==> flow/design.v <==
module float_copro # (parameter cycle_add = 2, cycle_mul = 1, cycle_div = 10)  
   (
    input logic clk,
    input logic copro_valid,
    input logic copro_accept,
    input logic [10:0] copro_opcode,
    input logic [31:0] copro_op0,
    input logic [31:0] copro_op1,
    output logic copro_complete, 
    output logic[31:0] copro_result
    );
   logic [31:0]               op0;
   logic [31:0] 	      op1;
   logic [31:0] 	      resultat;
   enum 		      logic	      {INIT,BUSY} state, n_state;
   logic [4:0] 		      counter;
   logic [10:0] 	      opcode;
   float_copro_dp datapath(opcode,op0,op1,resultat);
   assign opcode = copro_opcode;
   assign op0 = copro_op0;
   assign op1 = copro_op1;
   assign copro_result=resultat;
   always_comb  
     begin
	n_state <= state ;
	case (state)
	  INIT : if(copro_valid == 1)
	    n_state <= BUSY;
	  BUSY : if (copro_accept == 1)
	    n_state <= INIT;
	endcase
     end  
   always_comb
     begin
	copro_complete <= 0;
	if (state == BUSY)
	  case(copro_opcode)
	    11'd0 :
	      if (counter >= cycle_add)
		copro_complete <= 1;
	    11'd1 :
	      if (counter >= cycle_add)
		copro_complete <= 1;
	    11'd2 :
	      if (counter >= cycle_mul)
		copro_complete <= 1;
	    11'd3 :
	      if (counter >= cycle_div)
		copro_complete <= 1;
	  endcase	
     end
   always_ff@(posedge clk)
     begin
	if (~copro_valid)
	  state <= INIT;
	else
	  begin
	     state <= n_state;
	     if (state == BUSY)
	       counter <= counter + 1;
	     else
	       counter <= 0;
	  end
     end
endmodule
module float_copro_dp(opcode, op0, op1, result);
   input  logic[10:0]        opcode;
   input  logic[31:0]        op0;
   input  logic[31:0]        op1;
   output logic[31:0]        result;
   always_comb
     begin
        result <= '0;
        case (opcode)
          11'd0:
            result <= op0 + op1;
          11'd1:
            result <= op0 - op1;
          11'd2:
            result <= op0 * op1;
        endcase
     end
endmodule
Tool chain data of float_copro
The steps from the RTL of float_copro to its reports follow in flow order. Line numbers count from 1 in the design file above. Operators carry their Yosys type and port widths (W data, S select, Z words). Cell names lack the library's common part. The mark n/a stands for no value.

Design top: float_copro. Clock: clk. Library: sky130hd. Corner: tt_025C_1v80.

Word-level counts
Source: Yosys, flattened and elaborated, memories not mapped. Widths are those after wreduce; folded enables and synchronous resets count as part of the registers. Registers that Yosys merges into a memory's read port (data or address) are not register bits. Print and check cells do not count. Equal cells are merged and count once.

The entry for multiply operators reads 1. Under shifts and indexed selects stands 0. Equality and inequality tests: 3. The entry for multiplexer cells reads 8. Divide/modulo/power cells: 0. Under bitwise operators stands 1. The entry for order comparisons reads 3. For add/sub/neg operators the number is 3. The figure for reductions and logical operators is 2.

Operator list (count): $mul A32 B32 Y32 (1); $pmux W32 S3 (1); $add A32 B32 Y32 (1); $sub A32 B32 Y32 (1); $eq A11 B2 Y1 const B (2); $eq A11 B1 Y1 const B (1); $logic_not A11 Y1 (1); $add A5 B1 Y5 const B (1); $ge A5 B1 Y1 const B (1); $ge A5 B2 Y1 const B (1); $ge A5 B4 Y1 const B (1); $mux W1 (5); $pmux W1 S3 (1); $reduce_or A2 Y1 (1); $pmux W1 S2 (1); $not A1 Y1 (1).

The entry for bits in read-only memories reads 0. Under latch bits stands 0. For output and inout bits the number is 33. For memory cells the number is 0. The entry for bits of input ports reads 78. Under word width x clocked read ports stands 0. The entry for cells after elaboration reads 23. Under bits in writable memories stands 0. Bits in registers: 6.

Logic depth
Longest topological path by Yosys (ltp), each cell counted once; first at word level (registers and memories cut), then after technology mapping (sequential cells cut; the memories' decode and read muxes count).

The entry for word-level depth reads 4. The figure for ABC_AREA is 0. Under gate-level depth with buffers stands 27. Depth with buffers taken out: 25.

Mapped cells and area
The flow's flattened synthesis, as Yosys stat reports it; memories are mapped. The netlist is that of the ABC_AREA named above (0 if unset); the other value can give another one. The area totals of this step are shown rounded.

Cell types: fa_1 (count 409, area in all 8.19E+03 sq um); ha_1 (count 159, area in all 1.99E+03 sq um); and2_1 (count 314, area in all 1.96E+03 sq um); inv_1 (count 399, area in all 1.5E+03 sq um); nand2_1 (count 251, area in all 942.154 sq um); xnor2_1 (count 93, area in all 814.531 sq um); xor2_1 (count 50, area in all 437.92 sq um); clkbuf_1 (count 99, area in all 371.606 sq um); a21oi_1 (count 55, area in all 275.264 sq um); o21ai_0 (count 38, area in all 190.182 sq um); a21o_1 (count 22, area in all 165.158 sq um); edfxtp_1 (count 5, area in all 150.144 sq um); nor2_1 (count 40, area in all 150.144 sq um); o22ai_1 (count 20, area in all 125.12 sq um); nor3_1 (count 22, area in all 110.106 sq um); o31ai_1 (count 11, area in all 82.579 sq um); nand3_1 (count 16, area in all 80.077 sq um); nand2b_1 (count 12, area in all 75.072 sq um).

Other cell types: 52; their cells: 122.

The figure for synthesis area is 0.01855 sq mm. The figure for sequential area is 0.0001702 sq mm. The entry for mapped flip-flops reads 6. The entry for buffer cells reads 112. Under cells in the netlist stands 2137.

By module: a second synthesis without flattening, with its own total; a netlist apart from the flattened one above.

The entry for cells (unflattened synthesis) reads 2116. The entry for area total of the unflattened synthesis reads 0.01847 sq mm.

Each row is one instance without its submodules.

Modules: float_copro_dp (sequential area 0 sq mm, area 0.01812 sq mm, instances 1, cells 2084); float_copro (sequential area 0.0001702 sq mm, area 0.0003566 sq mm, instances 1, cells 32).

Path before layout
Path of least setup slack by OpenSTA after synthesis, without wires, with an ideal clock, recovery checks aside; 20% of the period is set as input and as output delay. Where synthesis merged equal registers, the netlist keeps one of their names.

Path kind: input -> output. Start point: input copro_op0[12]. End point: output copro_result[31]. The entry for data required time reads 9.200 ns. For output delay the number is 2.300 ns. Path slack: 0.321 ns. The entry for external input delay reads 2.300 ns. For buffers on the path the number is 2. The entry for clock period reads 11.5 ns. Under arrival stands 8.879 ns. The figure for launch time at the first pin is 2.300 ns. The entry for stages on the path reads 25. Path delay: 6.579 ns. The entry for synthesis period reached reads 11.179 ns.

"path delay" is the arrival time less input delay plus setup time. A path that ends at an output port has no setup time. "stages on the path": output pins that drive a net of the path, with the launching flip-flop's if there is one; two outputs of one cell count as two. "synthesis period reached" = period - worst setup slack (recovery checks aside). The figure is calculated, with input and output delays left at 20% of the set period. The rows between start and end are the longest chain of elaborated cells between them; the timing report does not say that the signal goes this way. Where chains are equally long, one stands for them. A line is the first line of the expression or statement that the cell stems from. Yosys adds cells for indexed reads and writes and turns some case tables into memories.

Cells stage by stage: clkbuf_1 -> clkbuf_1 -> and2_1 -> fa_1 -> fa_1 -> fa_1 -> inv_1 -> fa_1 -> inv_1 -> fa_1 -> inv_1 -> fa_1 -> inv_1 -> fa_1 -> fa_1 -> ha_1 -> a21oi_1 -> o221ai_1 -> a21oi_1 -> o21ai_0 -> nor3b_2 -> nor3_1 -> o31ai_1 -> a21oi_1 -> o32ai_1. For length of the longest elaborated chain the number is 2. The figure for elaborated cells between the ends (all ways) is 4. The figure for source lines of those cells is 4. Those cells by class: 2 x add/sub; 1 x mul; 1 x mux.

RTL lines, path post-synthesis: start, declared (RTL line 7) `input logic [31:0] copro_op0,`; $mul A32 B32 Y32 (RTL line 80) `result <= op0 * op1;`; $pmux W32 S3 (RTL line 74) `case (opcode)`; end, declared (RTL line 10) `output logic[31:0] copro_result`.

Timing after layout
From the final timing report of stored run 1: the path of least setup slack in the routed layout; clock arrival at registers is part of the times.

Path kind: input -> output. Start point: input copro_op0[15]. End point: output copro_result[30]. The entry for stages on the path reads 30. The figure for launch time at the first pin is 1.49 ns. For buffers on the path the number is 7. Path slack: -2.47 ns. For output delay the number is 1.49 ns. The entry for data required time reads 5.94 ns. Under arrival stands 8.41 ns. The entry for external input delay reads 1.49 ns. The entry for clock period reads 7.43 ns.

The rows between start and end are the longest chain of elaborated cells between them; the timing report does not say that the signal goes this way. Where chains are equally long, one stands for them.

Cells stage by stage: buf_6 -> buf_8 -> and2_4 -> fa_1 -> inv_2 -> fa_1 -> fa_1 -> fa_1 -> inv_1 -> fa_1 -> inv_2 -> fa_1 -> inv_1 -> fa_1 -> fa_2 -> ha_4 -> buf_6 -> nand3_4 -> buf_4 -> nor2_4 -> buf_4 -> nand2_2 -> nor3_4 -> o31ai_2 -> buf_4 -> a21oi_4 -> mux2i_1 -> o21ai_0 -> o21ai_0 -> clkdlybuf4s15_2. For length of the longest elaborated chain the number is 2. The figure for elaborated cells between the ends (all ways) is 4. The figure for source lines of those cells is 4. Those cells by class: 2 x add/sub; 1 x mul; 1 x mux.

RTL lines, path after layout: start, declared (RTL line 7) `input logic [31:0] copro_op0,`; $mul A32 B32 Y32 (RTL line 80) `result <= op0 * op1;`; $pmux W32 S3 (RTL line 74) `case (opcode)`; end, declared (RTL line 10) `output logic[31:0] copro_result`.

Hand-over note for float_copro

Below are 2 stored runs of the flow (Yosys, OpenROAD; platform sky130hd) on float_copro, each with its settings and what was measured, unordered. Constraints: input delay and output delay 20% of the set period each, output load 0.01 pF. By "achieved period" is meant the clock period of the run minus its worst setup slack. This is arithmetic on one report: input and output delays are still those of the set period (20% each). "worst path time" is the time allowed to the run's worst setup path (the clock period less input and output delay, where it has them) less its slack. Clock arrival times count: a late capture clock shortens it, a late launch clock lengthens it. Measured values are rounded.

Stored run 1 has these settings: period_ns 7.43; CORE_UTILIZATION 31; PLACE_DENSITY 0.43; HOLD_SLACK_MARGIN 0.24; CORE_ASPECT_RATIO 0.81; GPL_TIMING_DRIVEN 1; MAX_ROUTING_LAYER met5; CAP_MARGIN 20; CORE_MARGIN 2; SLEW_MARGIN 20. The worst path time reads 6.93 ns. Worst path kind: input -> output. The full die area is 0.06183 sq mm. The area of the standard cells in the finished layout is 0.02572 sq mm. The measured setup total negative slack is -41.97 ns. The measured smallest setup slack is -2.468 ns. The achieved period stands at 9.898 ns. The final worst hold slack is 0.559 ns. The mapped cell area after synthesis is 0.01855 sq mm. For the utilization in the final report the run shows 43.5%.

Stored run 2 has these settings: period_ns 19.1; CORE_UTILIZATION 47; PLACE_DENSITY 0.76; CORE_ASPECT_RATIO 1.95; CORE_MARGIN 9; CELL_PAD_IN_SITES_GLOBAL_PLACEMENT 3; ABC_AREA 0; GPL_ROUTABILITY_DRIVEN 0; CTS_CLUSTER_SIZE 66; SLEW_MARGIN 20; CAP_MARGIN 20. The worst path time reads 8.53 ns. Worst path kind: input -> output. The full die area is 0.04735 sq mm. The area of the standard cells in the finished layout is 0.02022 sq mm. The measured setup total negative slack is 0.000 ns. The measured smallest setup slack is 2.933 ns. The achieved period stands at 16.167 ns. The final worst hold slack is 0.551 ns. The mapped cell area after synthesis is 0.01855 sq mm. For the utilization in the final report the run shows 52.0%.

End of note.
